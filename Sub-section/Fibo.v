==> flow/design.v <==
module Fibo(
	input CLK,
	input reset, 
	input [11:0] operand,
	input [15:0] number,
	output reg wren,
	output reg ready,
	output reg [11:0] address,
	output reg [15:0] result,
	output reg [11:0] bsf
);
reg[15:0] num1, num2;
reg[11:0] counter;
reg[1:0] stage;
initial
begin 
		num1 = 16'b0;
		num2 = 16'b1;
		counter = 12'b0;
		ready = 0;
		result = 16'b1;
		wren = 1;
		bsf = 12'b0;
		stage = 0;
		address = 0;
end
always@(posedge CLK)
begin 
	if(reset)
	begin
		num1 <= 16'b0;
		num2 <= 16'b1;
		counter <= 12'b0;
		ready <= 0;
		wren <= 0;
		address <= 0;
		stage <= 0;
	end
	else
	begin
		if(operand <= bsf)
		begin 
			if((bsf == 0) & (operand == 0))
			begin 
				wren <= 1;
				address <= 0;
				stage <= 3;
				result <= 1;
				counter <= 0;
				ready <= 1;
			end
			else
			begin 
				wren <= 0;
				address <= operand;
				stage <= 3;
				counter <= operand;
				result <= number;
				ready <= (operand == address) ? 1 : 0;
			end
		end
		else
		begin
			if (bsf < 1)
			begin
				if (counter == operand)
				begin
					wren <= ready ? 0 : 1 ;
					stage <= 3;
					ready <= (operand == address) ? 1 : 0;
					bsf <= counter;
					address <= counter;
					result <= num2;
				end
				else
				begin 
					wren <= 1;
					address <= counter;
					counter <= counter + 1;
					num2 <= num1 + num2;
					num1 <= num2;
					result <= num1 + num2;  
					ready <=  0;
				end	
			end
			else 
			begin
					if (stage == 0)
					begin
						wren <= 0;
						address <= bsf - 1;
						stage <= 1;
					end 
					else if(stage == 1)
					begin 
						wren <= 0;
						address <= bsf;
						stage <= 2;
						counter <= bsf;
					end
					else if(stage == 2)
					begin 
						wren <= 0;
						num1 <= number;
						stage <= 3;
					end
					else
					begin
						if(counter == operand)
						begin
							wren <= ready ? 0 : 1 ;
							address <= operand;
							result <= num2;
							ready <= (operand == address) ? 1 : 0;
							stage <= 3;
							bsf <= counter ;
						end 
						else
						begin
						   wren <= 1;
							result <= (counter == bsf) ? number + num1 : num1 + num2;
							num1 <= (counter == bsf) ? number : num2;
							num2 <= num1 + num2;
							address <= counter + 1;
							counter <= counter + 1;
							ready <= 0;
						end
					end
			end	
		end
	end
end
endmodule 
# Reports on Fibo

Tool output for the design above, in the order of the flow.
Line numbers count from 1 in the design file above.
Cell names lack the library's common part.
A cell with n/a has no value.

Top module: Fibo
Clock input: CLK
Library: sky130hd
Corner: tt_025C_1v80

# Word-level counts

Source: Yosys, flattened and elaborated, memories not mapped. Widths are those after wreduce. Registers that Yosys merges into a memory's read port (data or address) are not register bits. Print and check cells do not count. Equal cells are merged and count once.

Bits in registers: 88
Latch bits: 0
Memory bits (writable): 0
ROM bits: 0
Clocked read ports x word width: 0
Memory cells: 0
Input port bits: 30
Output and inout bits: 42
Cells after elaboration: 102

Add/subtract/negate cells: 4
Multipliers: 0
Divide/modulo/power cells: 0
Magnitude comparators: 2
Eq/ne operators: 15
Shifts and indexed selects: 0
Muxes and demuxes: 60
Bitwise logic cells: 3
Reduce/logical cells: 9

Operators by type and width:

| cell                                         | count |
| two-way mux 16 bit                           | 20 |
| two-way mux 12 bit                           | 18 |
| equality test 12 bit                         | 3 |
| adder 16 bit                                 | 2 |
| logical NOT 12 bit                           | 2 |
| two-way mux 1 bit                            | 16 |
| adder 12 x 1 -> 12 bit with constant B       | 1 |
| subtractor 12 x 1 -> 12 bit with constant B  | 1 |
| < comparator 12 x 1 -> 1 bit with constant B | 1 |
| less-or-equal comparator 12 bit              | 1 |
| two-way mux 2 bit                            | 6 |
| != test 2 bit with constant B                | 5 |
| AND reduction 5 bit                          | 2 |
| != test 3 bit with constant B                | 3 |
| AND reduction 4 bit                          | 2 |
| != test 5 bit with constant B                | 1 |
| != test 4 bit with constant B                | 1 |
| AND reduction 3 bit                          | 1 |
| NOT 1 bit                                    | 2 |
| equality test 2 x 1 -> 1 bit with constant B | 1 |
| equality test 2 bit with constant B          | 1 |
| logical NOT 2 bit                            | 1 |
| AND reduction 2 bit                          | 1 |
| bitwise AND 1 bit                            | 1 |

# Depth

Longest topological path by Yosys (ltp), each cell counted once; first at word level (registers and memories cut), then after technology mapping (sequential cells cut; the memories' decode and read muxes count).

Word-level depth: 8
ABC_AREA: 0
Depth in mapped cells: 13
Mapped depth without buffers: 10

# Synthesis result

Source: synth_stat.txt of the flow (Yosys; design flattened, memories mapped). It holds for the ABC_AREA given above (unset counts as 0); a run with the other value may have another netlist.
Totals and module areas in this step are rounded.

Cells by type:

| cell     | count |
| dfxtp_1  | 60 |
| edfxtp_1 | 28 |
| ha_1     | 45 |
| xnor2_1  | 61 |
| nor2_1   | 88 |
| a21oi_1  | 63 |
| nand2_1  | 81 |
| a211oi_1 | 40 |
| mux2i_1  | 29 |
| nor3_1   | 30 |
| nand3_1  | 27 |
| buf_2    | 26 |
| xor2_1   | 14 |
| o21ai_0  | 24 |
| clkbuf_1 | 30 |
| nand4_1  | 17 |
| o21ai_1  | 19 |
| o21a_1   | 12 |

Other cell types: 53; their cells: 173.

Cell count: 867
Synthesis area: 7,052 µm²
Mapped flip-flops: 88

# Timing after synthesis

Path of least setup slack by OpenSTA after synthesis, without wires, with an ideal clock, recovery checks aside; 20% of the period is set as input and as output delay. Where synthesis merged equal registers, the netlist keeps one of their names.

Path type: input port to flip-flop
Start: in operand[11]
End: reg bsf[0]
Period: 7.42 ns
Arrival: 4.085 ns
Data required time: 7.008 ns
Path slack: 2.922 ns
Delay of the path: 3.013 ns
Stages: 7
Buffers on the path: 3
Period reached after synthesis: 4.498 ns

"delay of the path" = arrival - input delay + setup time.
"stages" counts driving pins, that of a launching flip-flop among them; a cell with two outputs on the path counts twice.
"period reached after synthesis" is the clock period less the worst setup slack; recovery checks do not enter. This is arithmetic on one report: input and output delays are still those of the set period (20% each).
Between the ends stands the longest chain of elaborated cells between them, by number of cells; it is not shown to be the way that was timed. Of several equally long chains one is given.
A line is the first line of the expression or statement that the cell stems from. Yosys adds cells for indexed reads and writes and turns some case tables into memories.
Only ways into the end's enable, where the timed path ends, are counted here.

Path through: clkbuf_1 -> xnor2_1 -> nand4_2 -> or3_1 -> buf_2 -> clkbuf_1 -> nor4_1
Cells in the longest elaborated chain: 3
Elaborated cells on any way between the ends: 3
Classes of those cells: compare (1); logic (1); reduce/logical (1)

Ends and longest elaborated chain, post-synthesis:

| what                            | line | text |
| start, declared                 | 4    | `input [11:0] operand,` |
| less-or-equal comparator 12 bit | 41   | `if(operand <= bsf)` |
| NOT 1 bit                       | n/a  |  |
| AND reduction 5 bit             | n/a  |  |
| end, assigned                   | 71   | `bsf <= counter;` |
| end, assigned                   | 116  | `bsf <= counter ;` |
| end, declared                   | 10   | `output reg [11:0] bsf` |

# Worst path after layout

Path of least setup slack in the final report of run A (OpenROAD, finished layout, wires in). Where an end is a register, its clock arrival counts in the times.

Path type: input port to flip-flop
Start: in operand[9]
End: reg address[10]
Period: 4.62 ns
Arrival: 4.71 ns
Data required time: 4.90 ns
Path slack: 0.19 ns
Stages: 10
Buffers on the path: 3

Between the ends stands the longest chain of elaborated cells between them, by number of cells; it is not shown to be the way that was timed. Of several equally long chains one is given.
At most two assigning lines are given for a register; there are more.

Path through: clkdlybuf4s50_1 -> ha_1 -> nand4_1 -> nor3_1 -> o21a_1 -> o21a_1 -> clkbuf_2 -> clkbuf_2 -> nand2_1 -> a211oi_1
Cells in the longest elaborated chain: 7
Elaborated cells on any way between the ends: 12
Classes of those cells: compare (1); eq/ne (2); mux (7); logic (1); reduce/logical (1)

Ends and longest elaborated chain, post-layout:

| what                 | line | text |
| start, declared      | 4    | `input [11:0] operand,` |
| equality test 12 bit | 109  | `if(counter == operand)` |
| two-way mux 12 bit   | 109  |  |
| two-way mux 12 bit   | 101  | `else if(stage == 2)` |
| two-way mux 12 bit   | 94   | `else if(stage == 1)` |
| two-way mux 12 bit   | 88   | `if (stage == 0)` |
| two-way mux 12 bit   | 64   | `if (bsf < 1)` |
| two-way mux 12 bit   | 41   | `if(operand <= bsf)` |
| end, assigned        | 55   | `address <= operand;` |
| end, assigned        | 72   | `address <= counter;` |
| end, declared        | 8    | `output reg [11:0] address,` |

Ticket comment

Stored flow runs of Fibo (2 of them; Yosys, OpenROAD, sky130hd). They differ in their settings and are not a sequence. Constraints: input delay and output delay 20% of the set period each, output load 0.01 pF.
"achieved period" means the clock period less the worst setup slack. The figure is calculated, with input and output delays left at 20% of the set period.
"critical path time" = time allowed to the worst setup path (clock period - input delay - output delay, where it has them) - its slack; a late launch clock adds to it, a late capture clock takes from it.
By "total power after layout" is meant OpenSTA's value without simulated activity: inputs other than the clock are taken to toggle once in ten clock periods, and the tool carries that through the logic.
Measured values are rounded.

## Run A

==> flow/run.sh <==
#!/bin/bash
# the make line also repeats the synthesis and layout settings of config.mk as NAME=value (left out here)
make -C /OpenROAD-flow-scripts/flow DESIGN_CONFIG=/design/flow/config.mk WORK_HOME=/design/flow/orfs CLKGATE_MAP_FILE= finish
==> flow/config.mk <==
export PLATFORM = sky130hd
export DESIGN_NAME = Fibo
export DESIGN_NICKNAME = Fibo
export VERILOG_FILES = /design/flow/design.v
export SDC_FILE = /design/flow/constraint.sdc
export NUM_CORES = 4
export LEC_CHECK = 0
export CAP_MARGIN = 25
export CORE_ASPECT_RATIO = 0.94
export CORE_MARGIN = 2
export CORE_UTILIZATION = 39
export CTS_CLUSTER_DIAMETER = 307
export GPL_TIMING_DRIVEN = 0
export MIN_ROUTING_LAYER = met2
export PLACE_DENSITY_LB_ADDON = 0.12
export SLEW_MARGIN = 20
==> flow/constraint.sdc <==
create_clock -name core_clock -period 4.62 [get_ports {CLK}]
set_input_delay 0.9240 -clock core_clock [delete_from_list [all_inputs] [get_ports {CLK}]]
set_output_delay 0.9240 -clock core_clock [all_outputs]
set_load 0.01 [all_outputs]

| result of run A | value |
|---|---|
| post-synthesis cell area | 7,052 µm² |
| overall die area | 19,170 µm² |
| standard-cell area of the final layout | 8,372 µm² |
| post-route utilization | 0.475 |
| setup slack of the critical path | 0.186 ns |
| total negative setup slack | 0.000 ns |
| worst hold slack after layout | 0.427 ns |
| total power after layout | 0.002257 W |
| achieved period | 4.434 ns |
| critical path time | 3.51 ns |
| kind of the worst setup path | input port to flip-flop |

## Run B

==> flow/run.sh <==
#!/bin/bash
# the make line also repeats the synthesis and layout settings of config.mk as NAME=value (left out here)
make -C /OpenROAD-flow-scripts/flow DESIGN_CONFIG=/design/flow/config.mk WORK_HOME=/design/flow/orfs CLKGATE_MAP_FILE= finish
==> flow/config.mk <==
export PLATFORM = sky130hd
export DESIGN_NAME = Fibo
export DESIGN_NICKNAME = Fibo
export VERILOG_FILES = /design/flow/design.v
export SDC_FILE = /design/flow/constraint.sdc
export NUM_CORES = 4
export LEC_CHECK = 0
export CAP_MARGIN = 20
export CELL_PAD_IN_SITES_DETAIL_PLACEMENT = 0
export CELL_PAD_IN_SITES_GLOBAL_PLACEMENT = 3
export CORE_MARGIN = 10
export CORE_UTILIZATION = 44
export HOLD_SLACK_MARGIN = 0.15
export MIN_ROUTING_LAYER = met1
export PLACE_DENSITY_LB_ADDON = 0.2
export SETUP_SLACK_MARGIN = 0.57
export SLEW_MARGIN = 5
export TNS_END_PERCENT = 30
==> flow/constraint.sdc <==
create_clock -name core_clock -period 2.55 [get_ports {CLK}]
set_input_delay 0.5100 -clock core_clock [delete_from_list [all_inputs] [get_ports {CLK}]]
set_output_delay 0.5100 -clock core_clock [all_outputs]
set_load 0.01 [all_outputs]

Run B: did not finish, placement stopped with FLW-0024
