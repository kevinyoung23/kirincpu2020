==> flow/design.v <==
module LCG(
    input CLK,
    input LCG_sig, 
	 input [11:0] number,
    output reg [15:0] sum,
	 output reg Ready
);
localparam [15:0] x0 = 2633;
localparam [15:0] a = 3;
localparam [15:0] b = 3;
reg [15:0] tmpN;
reg [15:0] tmpS;
reg [15:0] tmp; 
reg [1:0] counter;
reg [8:0] i;
initial 
begin
    tmpN <= x0;
    tmpS <= 16'b0;
    counter = 0; 
end
always@(posedge CLK)
begin
	tmp = (counter == a) ? tmpN : tmp + tmpN; 
	counter = (counter == a) ? 1 : counter + 1;
	if(counter == a)
	begin
		tmpN <=  LCG_sig ? tmp + b : 0;
	   tmpS <= LCG_sig ? tmpS + tmpN : 0;
		i <= (LCG_sig) ? (i==number-1) ? i : i + 1 : 0;
	   Ready <= (i == number-1) ? 1 : 0;
		sum <= tmpS;
	end
end
endmodule
From RTL to reports: LCG
What the tools print for LCG, step after step.
Lines are those of the file above, counted from 1.
Operators: Yosys type, input widths -> output width; for muxes data width and select width s.
Cell names lack the library's common part.
A cell with - has no value.

design
  top module = LCG
  clock = CLK
  standard-cell library = sky130hd
  corner = tt_025C_1v80

Elaborated design
Yosys after proc, flatten, opt, wreduce and memory -nomap, before mapping. Enables and synchronous resets that opt folds into registers are not counted as muxes. Memory bits, and registers merged into a memory's read port (data or address), are not among the register bits. Print and check cells are not counted. Equal cells are merged and count once.

bit counts
  word-level cells = 20
  bits of input ports = 14
  flip-flop bits (word level) = 76
  output and inout port bits = 17

cells by class
  add/sub/neg operators = 6
  muxes and demuxes = 4
  equality and inequality tests = 3

operators with widths
  cell                   count
  $add 16x16->16         2
  $eq 9x32->1            1
  $add 16x2->16 const B  1
  $mux 16                1
  $sub 12x1->13 const B  1
  $add 9x1->9 const B    1
  $mux 9                 1
  $eq 2x2->1 const B     2
  $add 2x1->2 const B    1
  $mux 2                 1
  $mux 1                 1

Depth
Depth = most cells in a row (Yosys ltp): at word level without a register or memory, in the mapped netlist without a sequential cell, where the memories' decode and read muxes count.

logic depth
  depth after elaboration = 3
  ABC_AREA = 1
  depth in mapped cells = 17
  gate-level depth less buffers = 17

Synthesis result
Yosys stat after the flow's synthesis: flattened, memories mapped to cells. It holds for the ABC_AREA given above (unset counts as 0); a run with the other value may have another netlist.
The area totals of this step are shown rounded.

mapped netlist
  synthesis area = 5000 sq um
  sequential area = 2100 sq um
  mapped flip-flops = 76
  mapped cells = 636

cells by type
  cell type  count
  edfxtp_1   58
  nand2_1    162
  ha_1       36
  dfxtp_1    18
  inv_1      87
  nor2_1     65
  nand3_1    48
  a21oi_1    47
  o21ai_0    25
  xnor2_1    8
  xor2_1     6
  inv_2      11
  fa_1       2
  nand3_2    4
  nand4_1    6
  nor2_4     3
  or2_2      5
  nor3_1     5

Not listed: further types 23, cells in them 40.

Worst setup path after synthesis
OpenSTA on the mapped netlist: ideal clock, no wires. The path of least setup slack (recovery checks aside). Input and output delay are each 20% of the period. Register names are those of the netlist, which keeps one name where synthesis merged equal registers.

path after synthesis
  kind = register to register
  from = reg tmpN[0]
  to = reg tmpN[12]
  stages on the path = 14
  required time = 3.055 ns
  path delay = 2.713 ns
  arrival = 2.458 ns
  setup time = 0.255 ns
  path slack = 0.598 ns
  period = 3.31 ns
  buffers on the path = 0
  period reached after synthesis = 2.712 ns

"path delay" is the arrival time less input delay plus setup time.
"stages on the path" counts driving pins, that of a launching flip-flop among them; a cell with two outputs on the path counts twice.
"period reached after synthesis" is the clock period less the worst setup slack; recovery checks do not enter. This is arithmetic on one report: input and output delays are still those of the set period (20% each).
Between the ends stands the longest chain of elaborated cells between them, by number of cells; it is not shown to be the way that was timed. Of several equally long chains one is given.
Each line given opens the expression or statement behind the cell; cells for indexed reads and writes are added by Yosys, which also makes memories of some case tables.

on the way, after synthesis
  path through = edfxtp_1 -> ha_1 -> fa_1 -> inv_1 -> o21ai_1 -> inv_1 -> ha_1 -> or2_1 -> nor2_1 -> nand3_1 -> nor2_2 -> nand3_1 -> nand2_1 -> nor2_1
  cells in the longest elaborated chain = 3
  elaborated cells between the ends (all ways) = 3

RTL lines, path after synthesis
  item             line  source
  start, declared  11    reg [15:0] tmpN;
  start, assigned  28    tmpN <= LCG_sig ? tmp + b : 0;
  $add 16x16->16   24    tmp = (counter == a) ? tmpN : tmp + tmpN;
  $mux 16          24
  $add 16x2->16    28
  end, assigned    28
  end, declared    11

Timing after layout
From the final timing report of run 1: the path of least setup slack in the routed layout; clock arrival at registers is part of the times.

path post-layout
  kind = register to register
  from = reg tmpN[0]
  to = reg tmpN[12]
  path slack = 0.66 ns
  arrival = 3.15 ns
  setup time = 0.24 ns
  period = 3.72 ns
  stages on the path = 14
  buffers on the path = 0
  required time = 3.81 ns

Between the ends stands the longest chain of elaborated cells between them, by number of cells; it is not shown to be the way that was timed. Of several equally long chains one is given.

on the way, post-layout
  path through = edfxtp_1 -> ha_1 -> fa_1 -> inv_1 -> o21ai_1 -> inv_1 -> ha_1 -> or2_1 -> nor2_1 -> nand3_1 -> nor2_2 -> nand3_1 -> nand2_1 -> nor2_1
  cells in the longest elaborated chain = 3
  elaborated cells between the ends (all ways) = 3

RTL lines, path post-layout
  item             line  source
  start, declared  11    reg [15:0] tmpN;
  start, assigned  28    tmpN <= LCG_sig ? tmp + b : 0;
  $add 16x16->16   24    tmp = (counter == a) ? tmpN : tmp + tmpN;
  $mux 16          24
  $add 16x2->16    28
  end, assigned    28
  end, declared    11

Ticket comment

LCG through Yosys and OpenROAD on sky130hd: 2 stored runs, unordered, with their settings and measured results. The constraints put input and output delay at 20% of the set period each and load the outputs with 0.01 pF.
"achieved clock period": clock period set for the run, less the worst setup slack. It is reckoned from that one timing run; input and output delays stay at 20% of the period that was set.
"worst setup path time" is the time allowed to the run's worst setup path (the clock period less input and output delay, where it has them) less its slack. Clock arrival times count: a late capture clock shortens it, a late launch clock lengthens it.
"power": no workload was simulated; the value follows from the tool's default switching activity.
Measured values are rounded.

Run 1
==> flow/run.sh <==
#!/bin/bash
# the make line also repeats the synthesis and layout settings of config.mk as NAME=value (left out here)
make -C /OpenROAD-flow-scripts/flow DESIGN_CONFIG=/design/flow/config.mk WORK_HOME=/design/flow/orfs CLKGATE_MAP_FILE= finish
==> flow/config.mk <==
export PLATFORM = sky130hd
export DESIGN_NAME = LCG
export DESIGN_NICKNAME = LCG
export VERILOG_FILES = /design/flow/design.v
export SDC_FILE = /design/flow/constraint.sdc
export NUM_CORES = 4
export LEC_CHECK = 0
export ABC_AREA = 1
export CAP_MARGIN = 35
export CORE_ASPECT_RATIO = 1.13
export CORE_MARGIN = 3
export CORE_UTILIZATION = 37
export GPL_ROUTABILITY_DRIVEN = 1
export GPL_TIMING_DRIVEN = 1
export MAX_ROUTING_LAYER = met4
export PLACE_DENSITY_LB_ADDON = 0.08
export SLEW_MARGIN = 20
==> flow/constraint.sdc <==
create_clock -name core_clock -period 3.72 [get_ports {CLK}]
set_input_delay 0.7440 -clock core_clock [delete_from_list [all_inputs] [get_ports {CLK}]]
set_output_delay 0.7440 -clock core_clock [all_outputs]
set_load 0.01 [all_outputs]

==> results of run 1 <==
chip area after synthesis (Yosys): 5000 sq um
die area: 15000 sq um
standard-cell area of the final layout: 5800 sq um
utilization: 44%
worst setup slack after layout: 0.66 ns
total negative slack: 0.000 ns
worst hold slack: 0.45 ns
power: 1800 µW
achieved clock period: 3.065 ns
worst setup path time: 3.06 ns
worst setup path kind: register to register

Run 2
==> flow/run.sh <==
#!/bin/bash
# the make line also repeats the synthesis and layout settings of config.mk as NAME=value (left out here)
make -C /OpenROAD-flow-scripts/flow DESIGN_CONFIG=/design/flow/config.mk WORK_HOME=/design/flow/orfs CLKGATE_MAP_FILE= finish
==> flow/config.mk <==
export PLATFORM = sky130hd
export DESIGN_NAME = LCG
export DESIGN_NICKNAME = LCG
export VERILOG_FILES = /design/flow/design.v
export SDC_FILE = /design/flow/constraint.sdc
export NUM_CORES = 4
export LEC_CHECK = 0
export ABC_AREA = 1
export CAP_MARGIN = 20
export CELL_PAD_IN_SITES_DETAIL_PLACEMENT = 0
export CELL_PAD_IN_SITES_GLOBAL_PLACEMENT = 1
export CORE_ASPECT_RATIO = 0.79
export CORE_MARGIN = 2
export CORE_UTILIZATION = 47
export MAX_ROUTING_LAYER = met5
export PLACE_DENSITY_LB_ADDON = 0.1
export SLEW_MARGIN = 35
export TNS_END_PERCENT = 65
==> flow/constraint.sdc <==
create_clock -name core_clock -period 2.63 [get_ports {CLK}]
set_input_delay 0.5260 -clock core_clock [delete_from_list [all_inputs] [get_ports {CLK}]]
set_output_delay 0.5260 -clock core_clock [all_outputs]
set_load 0.01 [all_outputs]

==> results of run 2 <==
chip area after synthesis (Yosys): 5000 sq um
die area: 11000 sq um
standard-cell area of the final layout: 6200 sq um
utilization: 60%
worst setup slack after layout: 0.039 ns
total negative slack: 0.000 ns
worst hold slack: 0.45 ns
power: 2500 µW
achieved clock period: 2.591 ns
worst setup path time: 2.59 ns
worst setup path kind: register to register
